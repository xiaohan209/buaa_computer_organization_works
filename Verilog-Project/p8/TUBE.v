==> flow/design.v <==
`timescale  1ns/1ns
`timescale  1ns/1ns
`timescale 1ns / 1ps
module TUBE(
	 input clk,
	 input reset,
	 input WE,
	 input [31:2] Addr,
	 input [31:0] Din,
    output [31:0] Dout,
	 output [7:0] digital_tube1,
	 output [3:0] digital_tube_sel1,
	 output [7:0] digital_tube2,
	 output digital_tube_sel2,
	 output [7:0] digital_tube0,
	 output [3:0] digital_tube_sel0
    );
	 reg [31:0] cnt;
	 reg [1:0] state;
	 reg [31:0] word1;
	 reg [31:0] word2;
	 wire [7:0] data0;
	 wire [7:0] data1;
	 wire [7:0] data2;
	 wire [7:0] data3;
	 wire [7:0] data4;
	 wire [7:0] data5;
	 wire [7:0] data6;
	 wire [7:0] data7;
	 wire [7:0] data8;
	 assign data0=(word1[3:0]==0)?8'b10000001:
						(word1[3:0]==1)?8'b11001111:
						(word1[3:0]==2)?8'b10010010:
						(word1[3:0]==3)?8'b10000110:
						(word1[3:0]==4)?8'b11001100:
						(word1[3:0]==5)?8'b10100100:
						(word1[3:0]==6)?8'b10100000:
						(word1[3:0]==7)?8'b10001111:
						(word1[3:0]==8)?8'b10000000:
						(word1[3:0]==9)?8'b10000100:
						(word1[3:0]==10)?8'b10001000:
						(word1[3:0]==11)?8'b11100000:
						(word1[3:0]==12)?8'b10110001:
						(word1[3:0]==13)?8'b11000010:
						(word1[3:0]==14)?8'b10100000:8'b10111000;
	assign data1=(word1[7:4]==0)?8'b10000001:
						(word1[7:4]==1)?8'b11001111:
						(word1[7:4]==2)?8'b10010010:
						(word1[7:4]==3)?8'b10000110:
						(word1[7:4]==4)?8'b11001100:
						(word1[7:4]==5)?8'b10100100:
						(word1[7:4]==6)?8'b10100000:
						(word1[7:4]==7)?8'b10001111:
						(word1[7:4]==8)?8'b10000000:
						(word1[7:4]==9)?8'b10000100:
						(word1[7:4]==10)?8'b10001000:
						(word1[7:4]==11)?8'b11100000:
						(word1[7:4]==12)?8'b10110001:
						(word1[7:4]==13)?8'b11000010:
						(word1[7:4]==14)?8'b10100000:8'b10111000; 
	 assign data2=(word1[11:8]==0)?8'b10000001:
						(word1[11:8]==1)?8'b11001111:
						(word1[11:8]==2)?8'b10010010:
						(word1[11:8]==3)?8'b10000110:
						(word1[11:8]==4)?8'b11001100:
						(word1[11:8]==5)?8'b10100100:
						(word1[11:8]==6)?8'b10100000:
						(word1[11:8]==7)?8'b10001111:
						(word1[11:8]==8)?8'b10000000:
						(word1[11:8]==9)?8'b10000100:
						(word1[11:8]==10)?8'b10001000:
						(word1[11:8]==11)?8'b11100000:
						(word1[11:8]==12)?8'b10110001:
						(word1[11:8]==13)?8'b11000010:
						(word1[11:8]==14)?8'b10100000:8'b10111000;
	assign data3=(word1[15:12]==0)?8'b10000001:
						(word1[15:12]==1)?8'b11001111:
						(word1[15:12]==2)?8'b10010010:
						(word1[15:12]==3)?8'b10000110:
						(word1[15:12]==4)?8'b11001100:
						(word1[15:12]==5)?8'b10100100:
						(word1[15:12]==6)?8'b10100000:
						(word1[15:12]==7)?8'b10001111:
						(word1[15:12]==8)?8'b10000000:
						(word1[15:12]==9)?8'b10000100:
						(word1[15:12]==10)?8'b10001000:
						(word1[15:12]==11)?8'b11100000:
						(word1[15:12]==12)?8'b10110001:
						(word1[15:12]==13)?8'b11000010:
						(word1[15:12]==14)?8'b10100000:8'b10111000;
	assign data4=(word1[19:16]==0)?8'b10000001:
						(word1[19:16]==1)?8'b11001111:
						(word1[19:16]==2)?8'b10010010:
						(word1[19:16]==3)?8'b10000110:
						(word1[19:16]==4)?8'b11001100:
						(word1[19:16]==5)?8'b10100100:
						(word1[19:16]==6)?8'b10100000:
						(word1[19:16]==7)?8'b10001111:
						(word1[19:16]==8)?8'b10000000:
						(word1[19:16]==9)?8'b10000100:
						(word1[19:16]==10)?8'b10001000:
						(word1[19:16]==11)?8'b11100000:
						(word1[19:16]==12)?8'b10110001:
						(word1[19:16]==13)?8'b11000010:
						(word1[19:16]==14)?8'b10100000:8'b10111000;
	 assign data4=(word1[19:16]==0)?8'b10000001:
						(word1[19:16]==1)?8'b11001111:
						(word1[19:16]==2)?8'b10010010:
						(word1[19:16]==3)?8'b10000110:
						(word1[19:16]==4)?8'b11001100:
						(word1[19:16]==5)?8'b10100100:
						(word1[19:16]==6)?8'b10100000:
						(word1[19:16]==7)?8'b10001111:
						(word1[19:16]==8)?8'b10000000:
						(word1[19:16]==9)?8'b10000100:
						(word1[19:16]==10)?8'b10001000:
						(word1[19:16]==11)?8'b11100000:
						(word1[19:16]==12)?8'b10110001:
						(word1[19:16]==13)?8'b11000010:
						(word1[19:16]==14)?8'b10100000:8'b10111000;
	assign data5=(word1[23:20]==0)?8'b10000001:
						(word1[23:20]==1)?8'b11001111:
						(word1[23:20]==2)?8'b10010010:
						(word1[23:20]==3)?8'b10000110:
						(word1[23:20]==4)?8'b11001100:
						(word1[23:20]==5)?8'b10100100:
						(word1[23:20]==6)?8'b10100000:
						(word1[23:20]==7)?8'b10001111:
						(word1[23:20]==8)?8'b10000000:
						(word1[23:20]==9)?8'b10000100:
						(word1[23:20]==10)?8'b10001000:
						(word1[23:20]==11)?8'b11100000:
						(word1[23:20]==12)?8'b10110001:
						(word1[23:20]==13)?8'b11000010:
						(word1[23:20]==14)?8'b10100000:8'b10111000;
	assign data6=(word1[27:24]==0)?8'b10000001:
						(word1[27:24]==1)?8'b11001111:
						(word1[27:24]==2)?8'b10010010:
						(word1[27:24]==3)?8'b10000110:
						(word1[27:24]==4)?8'b11001100:
						(word1[27:24]==5)?8'b10100100:
						(word1[27:24]==6)?8'b10100000:
						(word1[27:24]==7)?8'b10001111:
						(word1[27:24]==8)?8'b10000000:
						(word1[27:24]==9)?8'b10000100:
						(word1[27:24]==10)?8'b10001000:
						(word1[27:24]==11)?8'b11100000:
						(word1[27:24]==12)?8'b10110001:
						(word1[27:24]==13)?8'b11000010:
						(word1[27:24]==14)?8'b10100000:8'b10111000;
	assign data7=(word1[31:28]==0)?8'b10000001:
						(word1[31:28]==1)?8'b11001111:
						(word1[31:28]==2)?8'b10010010:
						(word1[31:28]==3)?8'b10000110:
						(word1[31:28]==4)?8'b11001100:
						(word1[31:28]==5)?8'b10100100:
						(word1[31:28]==6)?8'b10100000:
						(word1[31:28]==7)?8'b10001111:
						(word1[31:28]==8)?8'b10000000:
						(word1[31:28]==9)?8'b10000100:
						(word1[31:28]==10)?8'b10001000:
						(word1[31:28]==11)?8'b11100000:
						(word1[31:28]==12)?8'b10110001:
						(word1[31:28]==13)?8'b11000010:
						(word1[31:28]==14)?8'b10100000:8'b10111000;
	assign data8=(word2[3:0]==0)?8'b10000001:
						(word2[3:0]==1)?8'b11001111:
						(word2[3:0]==2)?8'b10010010:
						(word2[3:0]==3)?8'b10000110:
						(word2[3:0]==4)?8'b11001100:
						(word2[3:0]==5)?8'b10100100:
						(word2[3:0]==6)?8'b10100000:
						(word2[3:0]==7)?8'b10001111:
						(word2[3:0]==8)?8'b10000000:
						(word2[3:0]==9)?8'b10000100:
						(word2[3:0]==10)?8'b10001000:
						(word2[3:0]==11)?8'b11100000:
						(word2[3:0]==12)?8'b10110001:
						(word2[3:0]==13)?8'b11000010:
						(word2[3:0]==14)?8'b10100000:8'b10111000;
	assign Dout=(Addr==32'h00007f38)?word1:(Addr==32'h00007f3c)?word2:32'd0;
	assign digital_tube0 = (state==0)?data0:
								(state==1)?data1:
								(state==2)?data2:data3;
	assign digital_tube1 = (state==0)?data4:
								(state==1)?data5:
								(state==2)?data6:data7;
	assign digital_tube2 = data8;
	assign digital_tube_sel0 = (state==0)?4'd1:
								(state==1)?4'd2:
								(state==2)?4'd4:4'd8;
	assign digital_tube_sel1 = (state==0)?4'd1:
								(state==1)?4'd2:
								(state==2)?4'd4:4'd8;
	assign digital_tube_sel2 = (state==0)?1'b1:
								(state==1)?1'b1:
								(state==2)?1'b1:1'b1;
	 initial begin
		cnt<=10000;
		word1<=0;
		word2<=0;
		state<=0;
	 end
	 always @(posedge clk)begin
		if(reset)begin
			cnt<=10000;
			word1<=0;
			word2<=0;
			state<=0;
		end
		else if(WE)begin
			if({Addr,2'b00}==32'h00007f38)begin
				word1<=Din;
			end
			else if({Addr,2'b00}==32'h00007f3c)begin
				word2<=Din;
			end
		end
		else begin
			if(cnt>=1)begin
				cnt<=cnt-1;
			end
			else begin
				cnt<=10000;
				case(state)
					0:begin
						state<=1;
					end
					1:begin
						state<=2;
					end
					2:begin
						state<=3;
					end
					default:begin
						state<=0;
					end
				endcase
			end
		end
	 end
endmodule
Tool chain data of TUBE --
Tool output for the design above, in the order of the flow. Lines are those of the file above, counted from 1. Operators: Yosys type, input widths -> output width; for muxes data width and select width s. Library cell names are shortened. The mark -- stands for no value.
Inputs: top module TUBE, clock clk, library sky130hd, library corner tt_025C_1v80

Elaborated design --
Counts by Yosys on the flattened word-level netlist (proc, flatten, opt, wreduce; memories kept). Register bits leave out memories and registers merged into their read ports (data or address); mux counts leave out enables and synchronous resets folded into registers. Print and check cells are left out. Cells with the same type and inputs are merged into one.
Word-level totals: register bits 98, input bits 65
Operators by class: add/subtract/negate cells 1, $lt $le $gt $ge 1, equality and inequality tests 132, mux-type cells 148, bitwise gates (word level) 3, reductions and logical operators 13
Operators by type and width (number):
- $mux 7 | 132
- $eq 4x4->1 const B | 63
- $eq 4x3->1 const B | 36
- $mux 32 | 3
- $eq 4x2->1 const B | 18
- $eq 30x13->1 const B | 2
- $eq 30x15->1 const B | 2
- $mux 5 | 9
- $eq 4x1->1 const B | 9
- $logic_not 4->1 | 9
- $sub 32x1->32 const B | 1
- $ge 32x1->1 const B | 1
- $mux 4 | 3
- $pmux 2 s3 | 1
- $reduce_and 2->1 | 2
- $not 1->1 | 3
- $reduce_and 3->1 | 1
- $eq 2x1->1 const B | 1
- $eq 2x2->1 const B | 1
- $logic_not 2->1 | 1

Depth --
Depth = most cells in a row (Yosys ltp): at word level without a register or memory, in the mapped netlist without a sequential cell, where the memories' decode and read muxes count.
Depth: depth after elaboration 19, ABC_AREA 0, gate-level depth with buffers 9

Synthesis result --
Yosys stat after the flow's synthesis: flattened, memories mapped to cells. It holds for the ABC_AREA given above (unset counts as 0); a run with the other value may have another netlist.
Cells by type:
- dfxtp_1 | number 98, total area 1.96E+03 µm²
- nand2_1 | number 168, total area 630.605 µm²
- a21oi_1 | number 106, total area 530.509 µm²
- mux2i_1 | number 37, total area 370.355 µm²
- nor2_1 | number 84, total area 315.302 µm²
- clkbuf_1 | number 75, total area 281.52 µm²
- xnor2_1 | number 25, total area 218.96 µm²
- o21ai_0 | number 41, total area 205.197 µm²
- nand2b_1 | number 23, total area 143.888 µm²
- nor3_1 | number 23, total area 115.11 µm²
- nor4_1 | number 15, total area 93.84 µm²
- o22ai_1 | number 15, total area 93.84 µm²
- nor3b_1 | number 11, total area 82.579 µm²
- buf_4 | number 10, total area 75.072 µm²
- ha_1 | number 6, total area 75.072 µm²
- inv_1 | number 19, total area 71.318 µm²
- o32ai_1 | number 8, total area 70.067 µm²
- xor2_1 | number 8, total area 70.067 µm²
Other cell types: 49; their cells: 145.
Mapped netlist: cells in the netlist 917, mapped area 6527.5 µm², mapped flip-flops 98

Worst setup path after synthesis --
OpenSTA on the mapped netlist: ideal clock, no wires. The path of least setup slack (recovery checks aside). Input and output delay are each 20% of the period. Register names are those of the netlist, which keeps one name where synthesis merged equal registers.
Timing post-synthesis: path type input -> output, start point input Addr[26], end point output Dout[10], clock period 2.6 ns, output delay 0.520 ns, time at the first pin 0.520 ns, arrival 2.021 ns, data required time 2.080 ns, setup slack 0.059 ns, path delay 1.501 ns, driving pins on the path 6, synthesis period reached 2.541 ns
"path delay" is the arrival time less input delay plus setup time. A path that ends at an output port has no setup time. "driving pins on the path": output pins that drive a net of the path, with the launching flip-flop's if there is one; two outputs of one cell count as two. "synthesis period reached" = period - worst setup slack (recovery checks aside). The figure is calculated, with input and output delays left at 20% of the set period. The rows between start and end are the longest chain of elaborated cells between them; the timing report does not say that the signal goes this way. Where chains are equally long, one stands for them. A line is the first line of the expression or statement that the cell stems from. Yosys adds cells for indexed reads and writes and turns some case tables into memories.
On the way, post-synthesis: cells stage by stage nor4b_1 -> nand4_1 -> or4_1 -> clkbuf_1 -> clkbuf_1 -> nor2_1, length of the longest elaborated chain 3, elaborated cells on any way between the ends 4, source lines of those cells 1, classes of those cells 2 x eq/ne; 2 x mux
Ends and longest elaborated chain, post-synthesis:
- start, declared | RTL line 8 | input [31:2] Addr,
- $eq 30x15->1 | RTL line 181 | assign Dout=(Addr==32'h00007f38)?word1:(Addr==32'h00007f3c)?word2:32'd0;
- $mux 32 (2 in a row) | RTL line 181
- end, declared | RTL line 10 | output [31:0] Dout,

Timing after layout --
From the final timing report of job 1: the path of least setup slack in the routed layout; clock arrival at registers is part of the times.
Timing post-layout: path type input -> output, start point input Addr[17], end point output Dout[4], clock period 2.72 ns, output delay 0.54 ns, time at the first pin 0.54 ns, arrival 2.26 ns, data required time 2.18 ns, setup slack -0.08 ns, driving pins on the path 8
The rows between start and end are the longest chain of elaborated cells between them; the timing report does not say that the signal goes this way. Where chains are equally long, one stands for them.
On the way, post-layout: cells stage by stage buf_6 -> nor4bb_4 -> nand4_1 -> or4_4 -> buf_8 -> buf_12 -> nor2_4 -> buf_6, length of the longest elaborated chain 3, elaborated cells on any way between the ends 4, source lines of those cells 1, classes of those cells 2 x eq/ne; 2 x mux
Ends and longest elaborated chain, post-layout:
- start, declared | RTL line 8 | input [31:2] Addr,
- $eq 30x15->1 | RTL line 181 | assign Dout=(Addr==32'h00007f38)?word1:(Addr==32'h00007f3c)?word2:32'd0;
- $mux 32 (2 in a row) | RTL line 181
- end, declared | RTL line 10 | output [31:0] Dout,

FLOW RESULTS
============

Settings and measured results of 2 stored flow runs for module TUBE (sky130hd), not sorted in any way. The constraints put input and output delay at 20% of the set period each and load the outputs with 0.01 pF.
By "clock period achieved" is meant the clock period of the run minus its worst setup slack. This is arithmetic on one report: input and output delays are still those of the set period (20% each).
"worst setup path time": the worst setup path's part of the clock period (all of it between registers, 20% less for each end at a port) less its slack. A launch clock that arrives late makes it longer, a capture clock that arrives late makes it shorter.
"total power after layout": no workload was simulated; the value follows from the tool's default switching activity.

[job 1] flow files
==> flow/run.sh <==
#!/bin/bash
# the make line also repeats the synthesis and layout settings of config.mk as NAME=value (left out here)
make -C /OpenROAD-flow-scripts/flow DESIGN_CONFIG=/design/flow/config.mk WORK_HOME=/design/flow/orfs CLKGATE_MAP_FILE= finish
==> flow/config.mk <==
export PLATFORM = sky130hd
export DESIGN_NAME = TUBE
export DESIGN_NICKNAME = TUBE
export VERILOG_FILES = /design/flow/design.v
export SDC_FILE = /design/flow/constraint.sdc
export NUM_CORES = 4
export LEC_CHECK = 0
export CAP_MARGIN = 20
export CORE_MARGIN = 2
export CORE_UTILIZATION = 40
export SLEW_MARGIN = 20
==> flow/constraint.sdc <==
create_clock -name core_clock -period 2.72 [get_ports {clk}]
set_input_delay 0.5440 -clock core_clock [delete_from_list [all_inputs] [get_ports {clk}]]
set_output_delay 0.5440 -clock core_clock [all_outputs]
set_load 0.01 [all_outputs]

[job 1] result: post-layout utilization 56.9 %; die size 17356.7 µm²; final setup TNS -1.319 ns; worst setup path time 1.72 ns; type of the worst setup path input -> output; mapped cell area after synthesis 6527.5 µm²; standard-cell area after layout 9063.7 µm²; clock period achieved 2.804 ns; worst setup slack after layout -0.084 ns; total power after layout 2.935 mW

[job 2] flow files
==> flow/run.sh <==
#!/bin/bash
# the make line also repeats the synthesis and layout settings of config.mk as NAME=value (left out here)
make -C /OpenROAD-flow-scripts/flow DESIGN_CONFIG=/design/flow/config.mk WORK_HOME=/design/flow/orfs CLKGATE_MAP_FILE= finish
==> flow/config.mk <==
export PLATFORM = sky130hd
export DESIGN_NAME = TUBE
export DESIGN_NICKNAME = TUBE
export VERILOG_FILES = /design/flow/design.v
export SDC_FILE = /design/flow/constraint.sdc
export NUM_CORES = 4
export LEC_CHECK = 0
export CAP_MARGIN = 20
export CELL_PAD_IN_SITES_GLOBAL_PLACEMENT = 2
export CORE_MARGIN = 7
export CORE_UTILIZATION = 70
export CTS_CLUSTER_DIAMETER = 177
export CTS_CLUSTER_SIZE = 86
export PLACE_DENSITY = 0.73
export SLEW_MARGIN = 20
export TNS_END_PERCENT = 35
==> flow/constraint.sdc <==
create_clock -name core_clock -period 2.3 [get_ports {clk}]
set_input_delay 0.4600 -clock core_clock [delete_from_list [all_inputs] [get_ports {clk}]]
set_output_delay 0.4600 -clock core_clock [all_outputs]
set_load 0.01 [all_outputs]

[job 2] result: no final report: placement broke off with GPL-0301
