==> flow/design.v <==
`timescale  1ns/1ns
`timescale  1ns/1ns
`timescale 1ns / 1ps
module CP0(
	 input clk,
	 input reset,
	 input [4:0] A1, 
	 input [4:0] A2, 
	 input WE,
	 input bd,
	 input [31:0] Din,
	 input [31:0] PC_d,
	 input [31:0] PC_e,
    input [31:0] PC_m,
	 input [31:0] PC_w,
	 input [7:2] HWInt,
	 input [3:0] error,
	 input clear,
	 output errored,
    output [31:0] PCout,
	 output [31:0] out
    );
	reg [31:0] SR;
	reg [31:0] Cause;
	reg [31:0] EPC;
	reg [31:0] PRId;
	wire iszhongduan;
	wire isyichang;
	assign iszhongduan=|(HWInt[7:2]&SR[15:10])&&SR[0]&&~SR[1];
	assign isyichang=(error!=0)&&~SR[1];
	assign errored=isyichang||iszhongduan;
	assign PCout=EPC;
	assign out=(A1==12)?SR:A1==13?Cause:A1==14?EPC:A1==15?PRId:32'd0;
	initial begin
		SR=0;
		Cause=0;
		EPC=0;
		PRId=32'h18373541;
	end
	always @(posedge clk)begin
		if(reset)begin
			SR<=0;
			Cause<=0;
			EPC<=0;
			PRId<=32'h18373541;
		end
		else begin
			Cause[15:10]<=HWInt[7:2];
			if(clear)begin
				SR[1]<=0;
			end
			else if(iszhongduan||isyichang)begin
					SR[1]<=1;
					Cause[6:2]<=iszhongduan?5'b0:{1'b0,error};
					Cause[31]<=bd;
					if(bd)begin
						EPC<={PC_w[31:2],2'b00};
					end
					else begin
						if(PC_m!=0)begin
							EPC<={PC_m[31:2],2'b00};
						end
						else if(PC_e!=0)begin
							EPC<={PC_e[31:2],2'b00};
						end
						else begin
							EPC<={PC_d[31:2],2'b00};
						end
					end
			end
			else if(WE)begin
				case(A2)
					12:begin
						SR<=Din;
					end
					14:begin
						EPC<={Din[31:2],2'b00};
					end
				endcase
			end
			else begin
			end
		end
	end
endmodule
======== Step by step through the tools: CP0 ========
Tool output for the design above, in the order of the flow.
Lines are those of the file above, counted from 1.
Library cell names are shortened.
Not given: --
design
  top ..................................... CP0
  clock ................................... clk
  library ................................. sky130hd
  timing corner ........................... tt_025C_1v80

======== Elaborated design ========
Counts by Yosys on the flattened word-level netlist (proc, flatten, opt, wreduce; memories kept). Register bits leave out memories and registers merged into their read ports (data or address). Print and check cells are left out. Cells with the same type and inputs are merged into one.
bit counts
  output and inout port bits .............. 65
  RAM bits ................................ 0
  memories kept ........................... 0
  bits in registers ....................... 76
  bits of input ports ..................... 185
  word width x clocked read ports ......... 0
  bits in latches ......................... 0
  word-level cells ........................ 47
  memory bits (read-only) ................. 0
cells by class
  order comparisons ....................... 0
  reductions and logical operators ........ 16
  div/mod/pow operators ................... 0
  multiply operators ...................... 0
  shifts and indexed selects .............. 0
  eq/ne operators ......................... 6
  add/subtract/negate cells ............... 0
  muxes and demuxes ....................... 14
  bitwise operators ....................... 4
operator list
  kind                                                      count
  32-bit two-way mux                                        9
  32-bit nonzero test                                       2
  5-bit by 4-bit == test with 1-bit output with constant B  6
  29-bit two-way mux                                        1
  2-bit nonzero test                                        3
  6-bit bitwise AND                                         1
  6-bit OR reduction                                        1
  2-bit AND reduction                                       2
  4-bit AND reduction                                       1
  4-bit nonzero test                                        1
  4-bit two-way mux                                         1
  1-bit logical AND                                         3
  1-bit NOT                                                 3
  3-bit AND reduction                                       1
  1-bit two-way mux                                         3
  2-bit OR reduction                                        1
  1-bit logical OR                                          1

======== Logic depth ========
Depth = most cells in a row (Yosys ltp): at word level without a register or memory, in the mapped netlist without a sequential cell, where the memories' decode and read muxes count.
depth
  word-level depth ........................ 7
  ABC_AREA ................................ 0
  depth in mapped cells ................... 8
  depth with buffers taken out ............ 6

======== Mapped cells and area ========
Source: synth_stat.txt of the flow (Yosys; design flattened, memories mapped). It holds for the ABC_AREA given above (unset counts as 0); a run with the other value may have another netlist.
cells by type
  cell       count  total area (um^2)
  dfxtp_1    73     1.46E+03
  mux2i_1    80     800.768
  a221oi_2   29     435.418
  nor2_1     93     349.085
  o2111ai_1  30     262.752
  o22a_1     30     262.752
  inv_1      61     228.97
  nand2b_1   31     193.936
  nor3_1     32     160.154
  clkbuf_1   37     138.883
  a21oi_1    23     115.11
  nor4_1     17     106.352
  o21ai_0    14     70.067
  buf_4      7      52.55
  nand2_1    12     45.043
  nor2b_1    7      43.792
  buf_2      8      40.038
  buf_6      3      33.782
Other cell types: 21; their cells: 34.
synthesis totals
  cell area after synthesis ............... 5064.9 um^2
  sequential area ......................... 1461.4 um^2
  mapped flip-flops ....................... 73
  buffer cells ............................ 57
  standard cells after synthesis .......... 621

======== Timing after synthesis ========
OpenSTA on the mapped netlist: ideal clock, no wires. The path of least setup slack (recovery checks aside). Input and output delay are each 20% of the period. Register names are those of the netlist, which keeps one name where synthesis merged equal registers.
timing post-synthesis
  path kind ............................... input -> output
  from .................................... input error[0]
  to ...................................... output errored
  launch time at the first pin ............ 496 ps
  output delay ............................ 496 ps
  period .................................. 2480 ps
  data arrival time ....................... 1847 ps
  stages on the path ...................... 6
  external input delay .................... 496 ps
  path buffers ............................ 2
  setup slack ............................. 137 ps
  required time ........................... 1984 ps
  path delay .............................. 1351 ps
  synthesis period reached ................ 2343 ps
"path delay" = arrival - input delay + setup time.
At an output port there is no setup time.
"stages on the path" counts driving pins, that of a launching flip-flop among them; a cell with two outputs on the path counts twice.
"synthesis period reached" is the clock period less the worst setup slack; recovery checks do not enter. This is arithmetic on one report: input and output delays are still those of the set period (20% each).
The rows between start and end are the longest chain of elaborated cells between them; the timing report does not say that the signal goes this way. Where chains are equally long, one stands for them.
A line is the first line of the expression or statement that the cell stems from. Yosys adds cells for indexed reads and writes and turns some case tables into memories.
between the ends, post-synthesis
  cells stage by stage .................... or4_4 nor4_4 or3_1 buf_4 inv_2 buf_2
  cells in the longest elaborated chain ... 3
  elaborated cells on any way between the ends .. 3
  classes of those cells .................. reduce/logical (3)
ends and longest elaborated chain, post-synthesis
  element             line  text
  from (decl)         17    input [3:0] error,
  4-bit nonzero test  30    assign isyichang=(error!=0)&&~SR[1];
  1-bit logical AND   30
  1-bit logical OR    31    assign errored=isyichang||iszhongduan;
  to (decl)           19    output errored,

======== Path in the finished layout ========
From the final timing report of stored run 1: the path of least setup slack in the routed layout; clock arrival at registers is part of the times.
The path's times are printed in steps of 10 ps; the period is the one set.
timing after layout
  path kind ............................... input -> output
  from .................................... input error[0]
  to ...................................... output errored
  launch time at the first pin ............ 690 ps
  required time ........................... 2770 ps
  external input delay .................... 690 ps
  output delay ............................ 690 ps
  stages on the path ...................... 6
  setup slack ............................. 80 ps
  period .................................. 3460 ps
  path buffers ............................ 2
  data arrival time ....................... 2690 ps
The rows between start and end are the longest chain of elaborated cells between them; the timing report does not say that the signal goes this way. Where chains are equally long, one stands for them.
between the ends, after layout
  cells stage by stage .................... clkdlybuf4s50_1 or4_4 nor4_4 or3_4 inv_2 clkdlybuf4s50_1
  cells in the longest elaborated chain ... 3
  elaborated cells on any way between the ends .. 3
  classes of those cells .................. reduce/logical (3)
ends and longest elaborated chain, after layout
  element             line  text
  from (decl)         17    input [3:0] error,
  4-bit nonzero test  30    assign isyichang=(error!=0)&&~SR[1];
  1-bit logical AND   30
  1-bit logical OR    31    assign errored=isyichang||iszhongduan;
  to (decl)           19    output errored,

Stored flow runs of CP0 (2 of them; Yosys, OpenROAD, sky130hd). They differ in their settings and are not a sequence. Constraints: input delay and output delay 20% of the set period each, output load 0.01 pF.

======== stored run 1 ========
==> flow/run.sh <==
#!/bin/bash
# the make line also repeats the synthesis and layout settings of config.mk as NAME=value (left out here)
make -C /OpenROAD-flow-scripts/flow DESIGN_CONFIG=/design/flow/config.mk WORK_HOME=/design/flow/orfs CLKGATE_MAP_FILE= finish
==> flow/config.mk <==
export PLATFORM = sky130hd
export DESIGN_NAME = CP0
export DESIGN_NICKNAME = CP0
export VERILOG_FILES = /design/flow/design.v
export SDC_FILE = /design/flow/constraint.sdc
export NUM_CORES = 4
export LEC_CHECK = 0
export CAP_MARGIN = 20
export CORE_MARGIN = 2
export CORE_UTILIZATION = 36
export CTS_CLUSTER_DIAMETER = 302
export GPL_ROUTABILITY_DRIVEN = 0
export GPL_TIMING_DRIVEN = 1
export PLACE_DENSITY = 0.43
export SLEW_MARGIN = 20
export TNS_END_PERCENT = 45
==> flow/constraint.sdc <==
create_clock -name core_clock -period 3.46 [get_ports {clk}]
set_input_delay 0.6920 -clock core_clock [delete_from_list [all_inputs] [get_ports {clk}]]
set_output_delay 0.6920 -clock core_clock [all_outputs]
set_load 0.01 [all_outputs]

-------- measured, stored run 1 --------
  setup TNS ............................... 0 ps
  worst-case hold slack ................... 478 ps
  post-layout utilization ................. 0.586
  lowest setup slack ...................... 81 ps
  cell area after synthesis ............... 5064.9 um^2
  area inside the die boundary ............ 15034.4 um^2

======== stored run 2 ========
==> flow/run.sh <==
#!/bin/bash
# the make line also repeats the synthesis and layout settings of config.mk as NAME=value (left out here)
make -C /OpenROAD-flow-scripts/flow DESIGN_CONFIG=/design/flow/config.mk WORK_HOME=/design/flow/orfs CLKGATE_MAP_FILE= finish
==> flow/config.mk <==
export PLATFORM = sky130hd
export DESIGN_NAME = CP0
export DESIGN_NICKNAME = CP0
export VERILOG_FILES = /design/flow/design.v
export SDC_FILE = /design/flow/constraint.sdc
export NUM_CORES = 4
export LEC_CHECK = 0
export CAP_MARGIN = 20
export CELL_PAD_IN_SITES_GLOBAL_PLACEMENT = 3
export CORE_MARGIN = 2
export CORE_UTILIZATION = 34
export GPL_ROUTABILITY_DRIVEN = 0
export MIN_ROUTING_LAYER = met2
export PLACE_DENSITY_LB_ADDON = 0.1
export SLEW_MARGIN = 0
==> flow/constraint.sdc <==
create_clock -name core_clock -period 1.57 [get_ports {clk}]
set_input_delay 0.3140 -clock core_clock [delete_from_list [all_inputs] [get_ports {clk}]]
set_output_delay 0.3140 -clock core_clock [all_outputs]
set_load 0.01 [all_outputs]

-------- stored run 2 --------
  did not finish, placement stopped with FLW-0024
